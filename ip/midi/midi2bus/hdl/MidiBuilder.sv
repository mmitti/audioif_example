==> flow/design.v <==
interface RegBusIF;
    logic [23:0] cmd_wdata;
    logic cmd_wr;
    logic cmd_wbusy;
    logic cmd_rd;
    logic [23:0] cmd_rdata;
    logic cmd_rvalid;
    logic [23:0] sysex_wdata;
    logic sysex_wr;
    logic sysex_wbusy;
    logic sysex_wlast;
    logic [1:0] sysex_wlen;
    logic [23:0] sysex_rdata;
    logic sysex_rd;
    logic sysex_rvalid;
    logic sysex_rlast;
    logic [1:0] sysex_rlen;
    modport reg_ctl(
        output cmd_wdata, cmd_wr, cmd_rd,
        input cmd_wbusy, cmd_rdata, cmd_rvalid,
        output sysex_wdata, sysex_wr, sysex_wlast, sysex_wlen, sysex_rd,
        input sysex_wbusy, sysex_rdata, sysex_rvalid, sysex_rlast, sysex_rlen
    );
    modport bus_if(
        input cmd_wdata, cmd_wr, cmd_rd,
        output cmd_wbusy, cmd_rdata, cmd_rvalid,
        input sysex_wdata, sysex_wr, sysex_wlast, sysex_wlen, sysex_rd,
        output sysex_wbusy, sysex_rdata, sysex_rvalid, sysex_rlast, sysex_rlen
    );
    modport cmd_if(
        input cmd_wdata, cmd_wr, cmd_rd,
        output cmd_wbusy, cmd_rdata, cmd_rvalid
    );
    modport sysex_if(
        input sysex_wdata, sysex_wr, sysex_wlast, sysex_wlen, sysex_rd,
        output sysex_wbusy, sysex_rdata, sysex_rvalid, sysex_rlast, sysex_rlen
    );
endinterface
interface MidiBus;
    logic [3:0] midi_cmd;
    logic [3:0] midi_ch;
    logic [6:0] midi_data1;
    logic [6:0] midi_data2;
    logic midi_rd;
    logic midi_valid;
    logic midi_busy;
    logic [7:0] sysex_data;
    logic sysex_rd;
    logic sysex_valid;
    logic sysex_busy;
    logic sysex_last;
    modport Sender(
        output midi_cmd, midi_ch, midi_data1, midi_data2, midi_valid,
        input midi_rd, midi_busy,
        output sysex_data, sysex_valid, sysex_last,
        input sysex_rd, sysex_busy
    );
    modport Receiver(
        input midi_cmd, midi_ch, midi_data1, midi_data2, midi_valid,
        output midi_rd, midi_busy,
        input sysex_data, sysex_valid, sysex_last,
        output sysex_rd, sysex_busy
    );
    modport MidiSender(
        output midi_cmd, midi_ch, midi_data1, midi_data2, midi_valid,
        input midi_rd, midi_busy
    );
    modport MidiReceiver(
        input midi_cmd, midi_ch, midi_data1, midi_data2, midi_valid,
        output midi_rd, midi_busy
    );
    modport SysExSender(
        output sysex_data, sysex_valid, sysex_last,
        input sysex_rd, sysex_busy
    );
    modport SysExReceiver(
        input sysex_data, sysex_valid, sysex_last,
        output sysex_rd, sysex_busy
    );
endinterface
`timescale 1 ns / 1 ps
	module MidiBuilder
	(
		input clk,
        input rst,
		input uart_fifo_valid,
        output uart_fifo_rd,
        input [7:0] uart_fifo_data,
        input sysex_fifo_busy,
        output sysex_fifo_wr,
        output [7:0] sysex_fifo_data,
        output sysex_fifo_last,
        input cmd_fifo_busy,
        output cmd_fifo_wr,
        output [7:0] cmd_fifo_head,
        output [6:0] cmd_fifo_data1,
        output [6:0] cmd_fifo_data2
	);
    function [1:0] getSysComLength(input [7:0] data);  
        case(data)
            8'hF2: getSysComLength = 2'd3;
            8'hF1: getSysComLength = 2'd2;
            8'hF3: getSysComLength = 2'd2;
            default: getSysComLength = 2'd1;
        endcase
    endfunction
    function [1:0] getCmdLength(input [7:0] data);  
        case(data[7:4])
            4'hC: getCmdLength = 2'd1;
            4'hD: getCmdLength = 2'd1;
            8'h8: getCmdLength = 2'd2;
            8'h9: getCmdLength = 2'd2;
            8'hA: getCmdLength = 2'd2;
            8'hB: getCmdLength = 2'd2;
            8'hE: getCmdLength = 2'd2;
            default: getCmdLength = 2'd0;
        endcase
    endfunction
    wire midi_cmd_begin = uart_fifo_data[7] && uart_fifo_valid;
    wire sys_com_begin = (uart_fifo_data[7:3] == 5'h1E) && uart_fifo_valid; 
    wire sys_ex_begin = (uart_fifo_data == 8'hF0) && uart_fifo_valid;
    wire sys_ex_end = uart_fifo_data[7] && uart_fifo_valid;
    reg [1:0] sys_com_cursol;
    reg [1:0] sys_com_len;
    wire sys_com_rd_wr;
    wire sys_com_last;
    wire sys_ex_rd;
    wire sys_ex_wr;
    wire sys_ex_last;
    reg [1:0] cmd_cursol;
    reg [1:0] cmd_len;
    reg [7:0] cmd_head;
    wire sys_ex_fifo_can_w = ~sysex_fifo_busy;
    wire sys_ex_fifo_can_rw = uart_fifo_valid && sys_ex_fifo_can_w;
    wire cmd_fifo_can_w = ~cmd_fifo_busy;
    wire cmd_fifo_can_r = uart_fifo_valid;
    typedef enum logic [3:0] {
        S_IDLE, 
        S_SYS_EX_BEGIN, S_SYS_EX, S_SYS_EX_LAST, 
        S_CMD_BEGIN, S_CMD, S_CMD_LAST, 
        S_COM, S_ERROR
    } Status;
    Status status;
    Status next_status;
    always_comb begin
        case(status)
            S_IDLE:
                if (uart_fifo_valid) begin
                    if (sys_ex_begin) next_status <= S_SYS_EX_BEGIN;
                    else if (sys_com_begin) next_status <= S_COM;
                    else if (midi_cmd_begin)  next_status <= S_CMD_BEGIN;
                    else next_status <= S_ERROR;
                end else next_status <= status;
            S_COM:
                if (sys_com_last && sys_ex_fifo_can_rw) next_status <= S_IDLE;
                else next_status <= status;
            S_ERROR:
                next_status <= S_IDLE;
            S_SYS_EX_BEGIN:
                if (sys_ex_fifo_can_rw) next_status <= S_SYS_EX;
                else next_status <= status;
            S_SYS_EX:
                if (sys_ex_end && sys_ex_fifo_can_rw) next_status <= S_SYS_EX_LAST;
                else next_status <= status;
            S_SYS_EX_LAST:
                if (sys_ex_fifo_can_w) next_status <= S_IDLE;
                else next_status <= status;
            S_CMD_BEGIN:
                if (cmd_fifo_can_r) next_status <= S_CMD;
                else next_status <= status;
            S_CMD:
                if (midi_cmd_begin || cmd_len == 2'd0) next_status <= S_IDLE;
                else if (cmd_fifo_can_r && (cmd_cursol + 2'd1) >= cmd_len) next_status <= S_CMD_LAST;
                else next_status <= status;
            S_CMD_LAST:
                if (cmd_fifo_can_w && midi_cmd_begin) next_status <= S_IDLE;
                else if (cmd_fifo_can_w) next_status <= S_CMD;
                else next_status <= status;
            default:
                next_status <= S_IDLE;
        endcase
    end
    always_ff @(posedge clk) begin
        if (rst) status <= S_IDLE;
        else status <= next_status;
    end
    assign sys_com_rd_wr = (status == S_COM) && sys_ex_fifo_can_rw;
    assign sys_com_last = (sys_com_cursol + 2'd1) == sys_com_len;
    always_ff @(posedge clk) begin
        if (rst) sys_com_len <= 2'd0;
        else if (sys_com_begin && status == S_IDLE) sys_com_len <= getSysComLength(uart_fifo_data);
    end
    always_ff @(posedge clk) begin
        if (rst) sys_com_cursol <= 2'd0;
        else if (sys_com_begin && status == S_IDLE) sys_com_cursol <= 2'd0;
        else if(sys_com_rd_wr) sys_com_cursol <= sys_com_cursol + 2'd1;
    end
    wire [7:0] sys_com_data = uart_fifo_data;
    wire sys_ex_mode = (status == S_SYS_EX_BEGIN || status == S_SYS_EX || status == S_SYS_EX_LAST);
    assign sys_ex_rd = sys_ex_fifo_can_rw && (
            (status == S_SYS_EX && next_status == S_SYS_EX) ||
            (status == S_SYS_EX_BEGIN) ||
            (status == S_SYS_EX_LAST && uart_fifo_data == 8'hF7)
    );
    assign sys_ex_wr =  (status == S_SYS_EX && next_status == S_SYS_EX && sys_ex_fifo_can_rw) ||
                        (status == S_SYS_EX_LAST && sys_ex_fifo_can_w) || 
                        (status == S_SYS_EX_BEGIN && sys_ex_fifo_can_rw);
    assign sys_ex_last = (status == S_SYS_EX_LAST);
    wire [7:0] sys_ex_data = (status == S_SYS_EX_LAST) ? 8'hF7 : uart_fifo_data;
    always_ff @(posedge clk) begin
        if (rst) cmd_head <= 8'h0;
        else if(status == S_CMD_BEGIN && cmd_fifo_can_r) cmd_head <= uart_fifo_data;
    end
    assign cmd_len = getCmdLength(cmd_head);
    always_ff @(posedge clk) begin
        if (rst) cmd_cursol <= 2'd0;
        else if (next_status == S_CMD && status != S_CMD) cmd_cursol <= 2'd0;
        else if (status == S_CMD && cmd_fifo_can_r) cmd_cursol <= cmd_cursol + 2'd1;
    end
    reg [6:0] cmd_data [2];
    always_ff @(posedge clk) begin
        if (rst) begin
            cmd_data[0] <= 7'd0; cmd_data[1] <= 7'd0;
        end else if (next_status == S_CMD && status != S_CMD) begin
            cmd_data[0] <= 7'd0; cmd_data[1] <= 7'd0;
        end else if(status == S_CMD && cmd_fifo_can_r) begin
            cmd_data[cmd_cursol] <= uart_fifo_data[6:0];
        end
    end
    assign cmd_fifo_head = cmd_head;
    assign cmd_fifo_data1 = cmd_data[0];
    assign cmd_fifo_data2 = cmd_data[1];
    wire cmd_rd = cmd_fifo_can_r && ((status == S_CMD && next_status != S_IDLE) || status == S_CMD_BEGIN);
    assign cmd_fifo_wr = (status == S_CMD_LAST && cmd_fifo_can_w);
    assign sysex_fifo_wr =      (status == S_COM) ? sys_com_rd_wr :
                                (sys_ex_mode) ? sys_ex_wr : 0;
    assign sysex_fifo_data =    (status == S_COM) ? sys_com_data :
                                (sys_ex_mode) ? sys_ex_data : 0;
    assign sysex_fifo_last =    (status == S_COM) ? sys_com_last :
                                (sys_ex_mode) ? sys_ex_last : 0;
    assign uart_fifo_rd =   (status == S_COM) ? sys_com_rd_wr : 
                            (sys_ex_mode) ? sys_ex_rd:
                            (status == S_ERROR) ? 1 : 
                            (status == S_CMD || status == S_CMD_BEGIN) ? cmd_rd : 0;
	endmodule
# Step by step through the tools: MidiBuilder
# The steps from the RTL of MidiBuilder to its reports follow in flow order.
# Line numbers count from 1 in the design file above.
# Operators carry their Yosys type and port widths (W data, S select, Z words).
# Library cell names are shortened.
inputs:
  design: "MidiBuilder"
  clock: "clk"
  lib: "sky130hd"
  pvt_corner: "tt_025C_1v80"

# Word level
# Counts by Yosys on the flattened word-level netlist (proc, flatten, opt, wreduce; memories kept). Register bits leave out memories and registers merged into their read ports (data or address); mux counts leave out enables and synchronous resets folded into registers. Print and check cells are left out. Cells with the same type and inputs are merged into one.
# Memory sizes are those after Yosys's memory passes, which may raise the word count (mostly to a power of two), join words into wider ones and drop unused or constant bits.
word_totals:
  reg_bits: 18
  ram_bits: 14
  n_memories: 1
  out_inout_bits: 34
  elab_cells: 117
op_classes:
  add_sub_neg: 2
  n_cmp: 1
  eq_ne: 25
  mux: 41
  n_logic: 2
  reduce_logical: 40
memory_table:
  columns: ["memory", "size", "word_bits", "line_no", "source"]
  rows:
  - ["cmd_data", 2, 7, 220, "reg [6:0] cmd_data [2];"]
op_table:
  columns: ["op", "count"]
  rows:
  - ["$mux W4", 13]
  - ["$eq A8 B8 Y1 const B", 5]
  - ["$eq A4 B4 Y1 const B", 8]
  - ["$pmux W4 S8", 1]
  - ["$mux W8", 3]
  - ["$logic_and A1 B1 Y1", 22]
  - ["$mux W7", 3]
  - ["$eq A4 B3 Y1 const B", 5]
  - ["$mux W1", 18]
  - ["$reduce_or A14 Y1", 1]
  - ["$mux W14", 1]
  - ["$eq A4 B2 Y1 const B", 3]
  - ["$logic_or A1 B1 Y1", 9]
  - ["$reduce_or A2 Y1", 4]
  - ["$pmux W2 S2", 2]
  - ["$eq A5 B5 Y1 const B", 1]
  - ["$reduce_or A5 Y1", 1]
  - ["$add A2 B1 Y2 const B", 2]
  - ["$eq A4 B1 Y1 const B", 1]
  - ["$ne A4 B3 Y1 const B", 1]
  - ["$logic_not A4 Y1", 1]
  - ["$reduce_bool A4 Y1", 1]
  - ["$not A1 Y1", 2]
  - ["$ge A2 B2 Y1", 1]
  - ["$eq A2 B2 Y1", 1]
  - ["$logic_not A2 Y1", 1]

# Logic depth
# Yosys ltp: most cells in a row. Word level: on the elaborated netlist, between registers, memories and ports. Mapped: between sequential cells and ports; inverters and the memories' decode and read muxes count.
logic_depth:
  ltp_word: 16
  ABC_AREA: 0
  ltp_mapped: 12
  ltp_nobuf: 11

# After synthesis
# Source: synth_stat.txt of the flow (Yosys; design flattened, memories mapped). It holds for the ABC_AREA given above (unset counts as 0); a run with the other value may have another netlist.
# Totals and module areas in this step are rounded.
types:
  columns: ["cell", "count", "type_area_um2"]
  rows:
  - ["dfxtp_1", 26, 520.499]
  - ["edfxtp_1", 14, 420.403]
  - ["nor2_1", 33, 123.869]
  - ["nand2_1", 32, 120.115]
  - ["and3_1", 18, 112.608]
  - ["a21oi_1", 22, 110.106]
  - ["buf_6", 6, 67.565]
  - ["nand2b_1", 6, 37.536]
  - ["xor2_1", 4, 35.034]
  - ["a31oi_1", 5, 31.28]
  - ["nor2b_1", 5, 31.28]
  - ["a21o_1", 4, 30.029]
  - ["nand3_1", 6, 30.029]
  - ["nor3_1", 6, 30.029]
  - ["a2111oi_4", 1, 27.526]
  - ["a41oi_4", 1, 27.526]
  - ["ha_1", 2, 25.024]
  - ["a22oi_1", 3, 22.522]
# Other cell types: 35; their cells: 59.
synth_totals:
  mapped_cells: 253
  yosys_area_um2: 2200
  ff_cells: 40

# Path before layout
# Path of least setup slack by OpenSTA after synthesis, without wires, with an ideal clock, recovery checks aside; 20% of the period is set as input and as output delay. Where synthesis merged equal registers, the netlist keeps one of their names.
synth_timing:
  kind: "reg2out"
  from: "register cmd_head[5]"
  to: "output uart_fifo_rd"
  period_ns: 3.07
  output_delay_ns: 0.614
  arrival_ns: 2.420
  t_required_ns: 2.456
  path_slack_ns: 0.036
  delay_ns: 2.420
  path_stages: 11
  path_buffers: 0
  period_less_setup_slack_ns: 3.034
# "delay_ns" = arrival - input delay + setup time.
# At an output port there is no setup time.
# "path_stages" counts driving pins, that of a launching flip-flop among them; a cell with two outputs on the path counts twice.
# "period_less_setup_slack_ns" is the clock period less the worst setup slack; recovery checks do not enter. This is arithmetic on one report: input and output delays are still those of the set period (20% each).
# The rows between start and end are the longest chain of elaborated cells between them; the timing report does not say that the signal goes this way. Where chains are equally long, one stands for them.
# Each line given opens the expression or statement behind the cell; cells for indexed reads and writes are added by Yosys, which also makes memories of some case tables.
synth_between:
  cell_sequence: "dfxtp_1 inv_1 and3_1 ha_1 or3b_1 o211a_2 a2111oi_4 a31oi_2 nor2_1 a21oi_1 o32ai_1"
  elab_chain_cells: 16
synth_lines:
  columns: ["element", "line_no", "source"]
  rows:
  - ["start, declared", 132, "reg [7:0] cmd_head;"]
  - ["start, assigned", 211, "if (rst) cmd_head <= 8'h0;"]
  - ["start, assigned", 212, "else if(status == S_CMD_BEGIN && cmd_fifo_can_r) cmd_head <= uart_fifo_data;"]
  - ["$eq A4 B4 Y1", 108, "case(data[7:4])"]
  - ["$reduce_or A5 Y1", null, null]
  - ["$pmux W2 S2", 108, null]
  - ["$ge A2 B2 Y1", 173, "else if (cmd_fifo_can_r && (cmd_cursol + 2'd1) >= cmd_len) next_status <= S_CMD_LAST;"]
  - ["$logic_and A1 B1 Y1", 173, null]
  - ["$mux W4", 173, null]
  - ["$mux W4", 172, "if (midi_cmd_begin || cmd_len == 2'd0) next_status <= S_IDLE;"]
  - ["[... 2 more ...]", null, null]
  - ["$logic_and A1 B1 Y1", 233, "wire cmd_rd = cmd_fifo_can_r && ((status == S_CMD && next_status != S_IDLE) || status == S_CMD_BEGIN);"]
  - ["$logic_or A1 B1 Y1", 233, null]
  - ["$logic_and A1 B1 Y1", 233, null]
  - ["$mux W1", 244, "(status == S_CMD || status == S_CMD_BEGIN) ? cmd_rd : 0;"]
  - ["$mux W1", 243, "(status == S_ERROR) ? 1 :"]
  - ["$mux W1", 242, "(sys_ex_mode) ? sys_ex_rd:"]
  - ["$mux W1", 241, "assign uart_fifo_rd =   (status == S_COM) ? sys_com_rd_wr :"]
  - ["end, declared", 87, "output uart_fifo_rd,"]

# Worst path after layout
# From the final timing report of flow run 1: the path of least setup slack in the routed layout; clock arrival at registers is part of the times.
layout_timing:
  kind: "reg2out"
  from: "register cmd_head[5]"
  to: "output sysex_fifo_wr"
  period_ns: 3.21
  output_delay_ns: 0.64
  arrival_ns: 2.89
  t_required_ns: 2.57
  path_slack_ns: -0.32
  path_stages: 15
  path_buffers: 4
# The rows between start and end are the longest chain of elaborated cells between them; the timing report does not say that the signal goes this way. Where chains are equally long, one stands for them.
layout_between:
  cell_sequence: "dfxtp_2 inv_2 and3_4 ha_4 or3b_4 o211ai_1 buf_4 buf_4 a21oi_2 a31oi_4 nor2_2 buf_4 a2111oi_4 nor3_2 buf_2"
  elab_chain_cells: 15
layout_lines:
  columns: ["element", "line_no", "source"]
  rows:
  - ["start, declared", 132, "reg [7:0] cmd_head;"]
  - ["start, assigned", 211, "if (rst) cmd_head <= 8'h0;"]
  - ["start, assigned", 212, "else if(status == S_CMD_BEGIN && cmd_fifo_can_r) cmd_head <= uart_fifo_data;"]
  - ["$eq A4 B4 Y1", 108, "case(data[7:4])"]
  - ["$reduce_or A5 Y1", null, null]
  - ["$pmux W2 S2", 108, null]
  - ["$ge A2 B2 Y1", 173, "else if (cmd_fifo_can_r && (cmd_cursol + 2'd1) >= cmd_len) next_status <= S_CMD_LAST;"]
  - ["$logic_and A1 B1 Y1", 173, null]
  - ["$mux W4", 173, null]
  - ["$mux W4", 172, "if (midi_cmd_begin || cmd_len == 2'd0) next_status <= S_IDLE;"]
  - ["$pmux W4 S8", 146, "case(status)"]
  - ["$eq A4 B2 Y1", 205, "assign sys_ex_wr =  (status == S_SYS_EX && next_status == S_SYS_EX && sys_ex_fifo_can_rw) ||"]
  - ["$logic_and A1 B1 Y1 x2", 205, null]
  - ["$logic_or A1 B1 Y1 x2", 205, null]
  - ["$mux W1", 236, "(sys_ex_mode) ? sys_ex_wr : 0;"]
  - ["$mux W1", 235, "assign sysex_fifo_wr =      (status == S_COM) ? sys_com_rd_wr :"]
  - ["end, declared", 90, "output sysex_fifo_wr,"]

Subject: flow runs of MidiBuilder

Hi,

Measured results for MidiBuilder: 2 stored runs of the Yosys and OpenROAD flow on sky130hd. The settings differ; the order carries no meaning. The constraints put input and output delay at 20% of the set period each and load the outputs with 0.01 pF.
"achieved_clock_period_ns": clock period set for the run, less the worst setup slack. It is reckoned from that one timing run; input and output delays stay at 20% of the period that was set.
"critical_path_time_ns": the worst setup path's part of the clock period (all of it between registers, 20% less for each end at a port) less its slack. A launch clock that arrives late makes it longer, a capture clock that arrives late makes it shorter.
"power.total_uw" rests on the timing tool's default activity at the inputs, not on a simulated workload.
The results are shown rounded.

--- flow run 1 ---
==> flow/run.sh <==
#!/bin/bash
# the make line also repeats the synthesis and layout settings of config.mk as NAME=value (left out here)
make -C /OpenROAD-flow-scripts/flow DESIGN_CONFIG=/design/flow/config.mk WORK_HOME=/design/flow/orfs CLKGATE_MAP_FILE= finish
==> flow/config.mk <==
export PLATFORM = sky130hd
export DESIGN_NAME = MidiBuilder
export DESIGN_NICKNAME = MidiBuilder
export VERILOG_FILES = /design/flow/design.v
export SDC_FILE = /design/flow/constraint.sdc
export NUM_CORES = 4
export LEC_CHECK = 0
export ABC_AREA = 0
export CAP_MARGIN = 20
export CORE_MARGIN = 2
export CORE_UTILIZATION = 33
export GPL_TIMING_DRIVEN = 0
export MAX_ROUTING_LAYER = met5
export MIN_ROUTING_LAYER = met2
export SLEW_MARGIN = 25
==> flow/constraint.sdc <==
create_clock -name core_clock -period 3.21 [get_ports {clk}]
set_input_delay 0.6420 -clock core_clock [delete_from_list [all_inputs] [get_ports {clk}]]
set_output_delay 0.6420 -clock core_clock [all_outputs]
set_load 0.01 [all_outputs]

==> results, as YAML <==
results:
  ws_setup_ns: -0.32
  power.total_uw: 1100
  final_stdcell_area_um2: 3100
  yosys.chip_area_um2: 2200
  critical_path_time_ns: 2.89
  timing.worst_path_kind: "reg2out"
  fin_hold_ws_ns: 0.46
  achieved_clock_period_ns: 3.529
  finalUtil_frac: 0.48
  design_die_area_um2: 7500
  setupTns_ns: -0.49

--- flow run 2 ---
==> flow/run.sh <==
#!/bin/bash
# the make line also repeats the synthesis and layout settings of config.mk as NAME=value (left out here)
make -C /OpenROAD-flow-scripts/flow DESIGN_CONFIG=/design/flow/config.mk WORK_HOME=/design/flow/orfs CLKGATE_MAP_FILE= finish
==> flow/config.mk <==
export PLATFORM = sky130hd
export DESIGN_NAME = MidiBuilder
export DESIGN_NICKNAME = MidiBuilder
export VERILOG_FILES = /design/flow/design.v
export SDC_FILE = /design/flow/constraint.sdc
export NUM_CORES = 4
export LEC_CHECK = 0
export CAP_MARGIN = 20
export CORE_ASPECT_RATIO = 0.65
export CORE_MARGIN = 2
export CORE_UTILIZATION = 36
export GPL_ROUTABILITY_DRIVEN = 1
export MAX_ROUTING_LAYER = met4
export PLACE_DENSITY_LB_ADDON = 0.26
export SETUP_SLACK_MARGIN = 0.65
export SLEW_MARGIN = 20
export TNS_END_PERCENT = 5
==> flow/constraint.sdc <==
create_clock -name core_clock -period 3.05 [get_ports {clk}]
set_input_delay 0.6100 -clock core_clock [delete_from_list [all_inputs] [get_ports {clk}]]
set_output_delay 0.6100 -clock core_clock [all_outputs]
set_load 0.01 [all_outputs]

==> results, as YAML <==
results:
  ws_setup_ns: -0.33
  power.total_uw: 1200
  final_stdcell_area_um2: 3400
  yosys.chip_area_um2: 2200
  critical_path_time_ns: 2.16
  timing.worst_path_kind: "in2out"
  fin_hold_ws_ns: 0.46
  achieved_clock_period_ns: 3.376
  finalUtil_frac: 0.55
  design_die_area_um2: 6900
  setupTns_ns: -0.51

Regards
